==> flow/design.v <==
module spi_msg(input clk12MHz,
  input sdi,
  input go,
  output reg sck,
  output reg sdo,
  output reg csb,
  output reg [15:0] recv_message,
  output [3:0] debug_states);
reg [32:0] sck_counter = 32'h00000000;
reg [3:0] states = 4'b1000;
reg [3:0] msg_bit_counter = 4'h0;
reg [3:0] recv_msg_bit_counter = 4'h0;
reg [6:0] reg_address = 7'b1010000;  
integer csb_counter = 0;
assign debug_states = states;
always @ (posedge clk12MHz) begin
  sck_counter <=  sck_counter + 1;
  sck <= sck_counter[1];
  case (sck)
    1'b1: begin
      case(states)
      4'b0000: begin
        csb <= 0;
        states <= 4'b0001;
        csb_counter <= 0;
      end
      4'b0010: begin
        states <= 4'b0011;
      end
      4'b0100: begin
        msg_bit_counter <= msg_bit_counter + 1;
        states <= 4'b0011;
      end
      4'b0101: begin
        msg_bit_counter <= 4'h0;
        recv_message[15 - recv_msg_bit_counter] <= sdi;
        if(recv_msg_bit_counter == 15) begin
          states <= 4'b0111;
        end
        else begin
          states <= 4'b0110;
        end
      end
      4'b1000: begin
        csb <= 1;
        csb_counter <= csb_counter + 1;
        if (csb_counter == 3) begin
        states <= 4'b0000;
        end
        else begin
          states <= 4'b1011;
        end
      end
      4'b1001: begin
        states <= 4'b1010;
      end
    endcase
    end
    1'b0: begin
      case(states)
      4'b0001: begin
        sdo <= 1;  
        states <= 4'b0010;
      end
      4'b0011: begin
        sdo <= reg_address[6 - msg_bit_counter];
        if(msg_bit_counter == 6) begin
          states <= 4'b1001;
        end
        else begin
          states <= 4'b0100;
        end
      end
      4'b0110: begin
        recv_msg_bit_counter <= recv_msg_bit_counter + 1;
        states <= 4'b0101;
      end
      4'b0111: begin
        csb <= 1;
        recv_msg_bit_counter <= 0;
      end
      4'b1010: begin
       states <= 4'b0101;
      end
      4'b1011: begin
        states <= 4'b1000;
      end
    endcase
    end
  endcase
end
endmodule
=== Step by step through the tools: spi_msg ===
The steps from the RTL of spi_msg to its reports follow in flow order.
Lines are those of the file above, counted from 1.
Operators carry their Yosys type and port widths (W data, S select, Z words).
Library cell names are shortened.
The mark n/a stands for no value.

* Top: spi_msg
* Clock port: clk12MHz
* Cell library: sky130hd
* Corner: tt_025C_1v80

=== Word-level counts ===
Yosys after proc, flatten, opt, wreduce and memory -nomap, before mapping. Memory bits, and registers merged into a memory's read port (data or address), are not among the register bits. Print and check cells are not counted. Equal cells are merged and count once.

* Cells after elaboration: 71
* Input port bits: 3
* Output and inout port bits: 23
* Bits in registers: 96

* Reductions and logical operators: 14
* Add/subtract/negate cells: 7
* Bitwise gates (word level): 4
* Multiplexer cells: 15
* Equality and inequality tests: 19
* Shift-type cells: 3

{| class="wikitable"
|+ Operator list
! operator !! count
|-
| $pmux W32 S2 || 1
|-
| $shift A1 B33 Y16 || 1
|-
| $shift A1 B33 Y16 const A || 1
|-
| $neg A32 Y33 || 1
|-
| $add A33 B1 Y33 const B || 1
|-
| $add A32 B2 Y32 const B || 1
|-
| $eq A32 B3 Y1 const B || 1
|-
| $mux W16 || 2
|-
| $pmux W4 S2 || 3
|-
| $eq A4 B3 Y1 const B || 5
|-
| $eq A4 B4 Y1 const B || 5
|-
| $pmux W4 S5 || 1
|-
| $and A16 B16 Y16 || 1
|-
| $or A16 B16 Y16 || 1
|-
| $not A16 Y16 || 1
|-
| $pmux W4 S4 || 1
|-
| $reduce_and A2 Y1 || 7
|-
| $reduce_bool A2 Y1 || 4
|-
| $add A4 B1 Y4 const B || 2
|-
| $eq A4 B2 Y1 const B || 2
|-
| $mux W4 || 2
|-
| $shiftx A7 B5 Y1 const A || 1
|-
| $ne A6 B2 Y1 const B || 1
|-
| $pmux W1 S2 || 3
|-
| $sub A3 B4 Y5 const A || 1
|-
| $sub A4 B4 Y5 const A || 1
|-
| $ne A5 B5 Y1 const B || 1
|-
| $reduce_or A2 Y1 || 2
|}

Other operator kinds: 7; their cells: 8.

=== Depth ===
Yosys ltp: most cells in a row. Word level: on the elaborated netlist, between registers, memories and ports. Mapped: between sequential cells and ports; inverters and the memories' decode and read muxes count.

* Depth after elaboration: 8
* ABC_AREA: 0
* Depth in mapped cells: 7
* Gate-level depth less buffers: 6

=== Mapped cells and area ===
Yosys stat after the flow's synthesis: flattened, memories mapped to cells. It holds for the ABC_AREA given above (unset counts as 0); a run with the other value may have another netlist.
Totals and module areas in this step are rounded.

* Synthesis area: 3700 µm²
* Buffer cells: 13
* Mapped cells: 347
* Area of sequential cells: 1900 µm²
* Flip-flops: 65

{| class="wikitable"
|+ Cells by type
! cell !! count !! total area (µm²)
|-
| edfxtp_1 || 62 || 1.86E+03
|-
| nor2_1 || 34 || 127.622
|-
| o21ai_0 || 25 || 125.12
|-
| a21oi_1 || 20 || 100.096
|-
| mux2_2 || 8 || 90.086
|-
| ha_1 || 7 || 87.584
|-
| nand4_1 || 12 || 75.072
|-
| nand2_1 || 19 || 71.318
|-
| nand3_1 || 14 || 70.067
|-
| xnor2_1 || 8 || 70.067
|-
| xor2_1 || 8 || 70.067
|-
| nor4_1 || 11 || 68.816
|-
| dfxtp_1 || 3 || 60.058
|-
| inv_1 || 15 || 56.304
|-
| or4_1 || 7 || 52.55
|-
| and3_1 || 8 || 50.048
|-
| o31ai_1 || 6 || 45.043
|-
| nand2b_1 || 6 || 37.536
|}

Not listed: further types 34, cells in them 74.

=== Path before layout ===
Path of least setup slack by OpenSTA after synthesis, without wires, with an ideal clock, recovery checks aside; 20% of the period is set as input and as output delay. Where synthesis merged equal registers, the netlist keeps one of their names.

* Path kind: reg-to-reg
* Start point: register states[2]
* End point: register csb
* Arrival time: 3243 ps
* Setup time: 311 ps
* Required time: 3469 ps
* Buffers on the path: 1
* Path delay: 3554 ps
* Setup slack: 226 ps
* Period: 3780 ps
* Stages on the path: 4
* Launch time at the first pin: 0 ps
* Synthesis period reached: 3554 ps

"path delay" is the arrival time less input delay plus setup time.
"stages on the path": output pins that drive a net of the path, with the launching flip-flop's if there is one; two outputs of one cell count as two.
"synthesis period reached" is the clock period less the worst setup slack; recovery checks do not enter. This is arithmetic on one report: input and output delays are still those of the set period (20% each).
Between the ends stands the longest chain of elaborated cells between them, by number of cells; it is not shown to be the way that was timed. Of several equally long chains one is given.
A line is the first line of the expression or statement that the cell stems from. Yosys adds cells for indexed reads and writes and turns some case tables into memories.
At most two assigning lines are given for a register; there are more.
The path ends at the enable pin of a flip-flop; only ways to that pin are counted.

* Cells stage by stage: edfxtp_1 clkbuf_1 nor3_1 a41o_1
* Cells in the longest elaborated chain: 3
* Elaborated cells on any way between the ends: 6
* Source lines of those cells: 2
* Classes of those cells: eq/ne: 4; reduce/logical: 2

{| class="wikitable"
|+ RTL lines, path post-synthesis
! what !! line !! source
|-
| from (decl) || 10 || <nowiki>reg [3:0] states = 4'b1000;</nowiki>
|-
| from (assign) || 24 || <nowiki>states <= 4'b0001;</nowiki>
|-
| from (assign) || 28 || <nowiki>states <= 4'b0011;</nowiki>
|-
| $eq A4 B3 Y1 || 60 || <nowiki>case(states)</nowiki>
|-
| $ne A2 B2 Y1 || n/a ||
|-
| $reduce_and A2 Y1 || n/a ||
|-
| to (assign) || 45 || <nowiki>csb <= 1;</nowiki>
|-
| to (assign) || 79 || <nowiki>csb <= 1;</nowiki>
|-
| to (decl) || 6 || <nowiki>output reg csb,</nowiki>
|}

=== Worst path after layout ===
From the final timing report of run 1: the path of least setup slack in the routed layout; clock arrival at registers is part of the times.
The report prints the path's times to 10 ps; the period is as set.

* Path kind: reg-to-output
* Start point: register states[2]
* End point: output debug_states[2]
* Setup slack: 1710 ps
* Arrival time: 1660 ps
* External output delay: 840 ps
* Launch time at the first pin: 330 ps
* Stages on the path: 2
* Buffers on the path: 1
* Period: 4210 ps
* Required time: 3370 ps

At most two assigning lines are given for a register; there are more.

* Cells stage by stage: edfxtp_1 clkdlybuf4s50_1
* Cells in the longest elaborated chain: 0
* Elaborated cells on any way between the ends: 0
* Source lines of those cells: 0

{| class="wikitable"
|+ RTL lines, path post-layout
! what !! line !! source
|-
| from (decl) || 10 || <nowiki>reg [3:0] states = 4'b1000;</nowiki>
|-
| from (assign) || 24 || <nowiki>states <= 4'b0001;</nowiki>
|-
| from (assign) || 28 || <nowiki>states <= 4'b0011;</nowiki>
|-
| to (decl) || 8 || <nowiki>output [3:0] debug_states);</nowiki>
|}

==> runs of spi_msg <==
2 stored runs of spi_msg in the flow (synthesis by Yosys, layout by OpenROAD, sky130hd cells), in arbitrary order. Constraints: input delay and output delay 20% of the set period each, output load 0.01 pF.
By "overall power" is meant OpenSTA's value without simulated activity: inputs other than the clock are taken to toggle once in ten clock periods, and the tool carries that through the logic.
Results are given in rounded form.

=== Run 1 ===
{| class="wikitable"
! Setting !! Value
|-
| period_ns || 4.21
|-
| SETUP_SLACK_MARGIN || 0.36
|-
| CAP_MARGIN || 20
|-
| CORE_MARGIN || 2
|-
| CORE_UTILIZATION || 40
|-
| SLEW_MARGIN || 20
|-
! Result !! Value
|-
| Die outline area || 9900 µm²
|-
| Overall power || 0.0012 W
|-
| Smallest hold slack || 370 ps
|-
| Setup slack of the worst path || 1700 ps
|-
| Post-synthesis cell area || 3700 µm²
|-
| Post-route utilization || 0.48
|}

=== Run 2 ===
{| class="wikitable"
! Setting !! Value
|-
| period_ns || 3.37
|-
| CORE_UTILIZATION || 48
|-
| PLACE_DENSITY_LB_ADDON || 0.15
|-
| CORE_ASPECT_RATIO || 0.96
|-
| CELL_PAD_IN_SITES_GLOBAL_PLACEMENT || 3
|-
| CELL_PAD_IN_SITES_DETAIL_PLACEMENT || 1
|-
| GPL_TIMING_DRIVEN || 1
|-
| SLEW_MARGIN || 0
|-
| MAX_ROUTING_LAYER || met4
|-
| CAP_MARGIN || 20
|-
| CORE_MARGIN || 2
|}
No final report: placement broke off with FLW-0024.
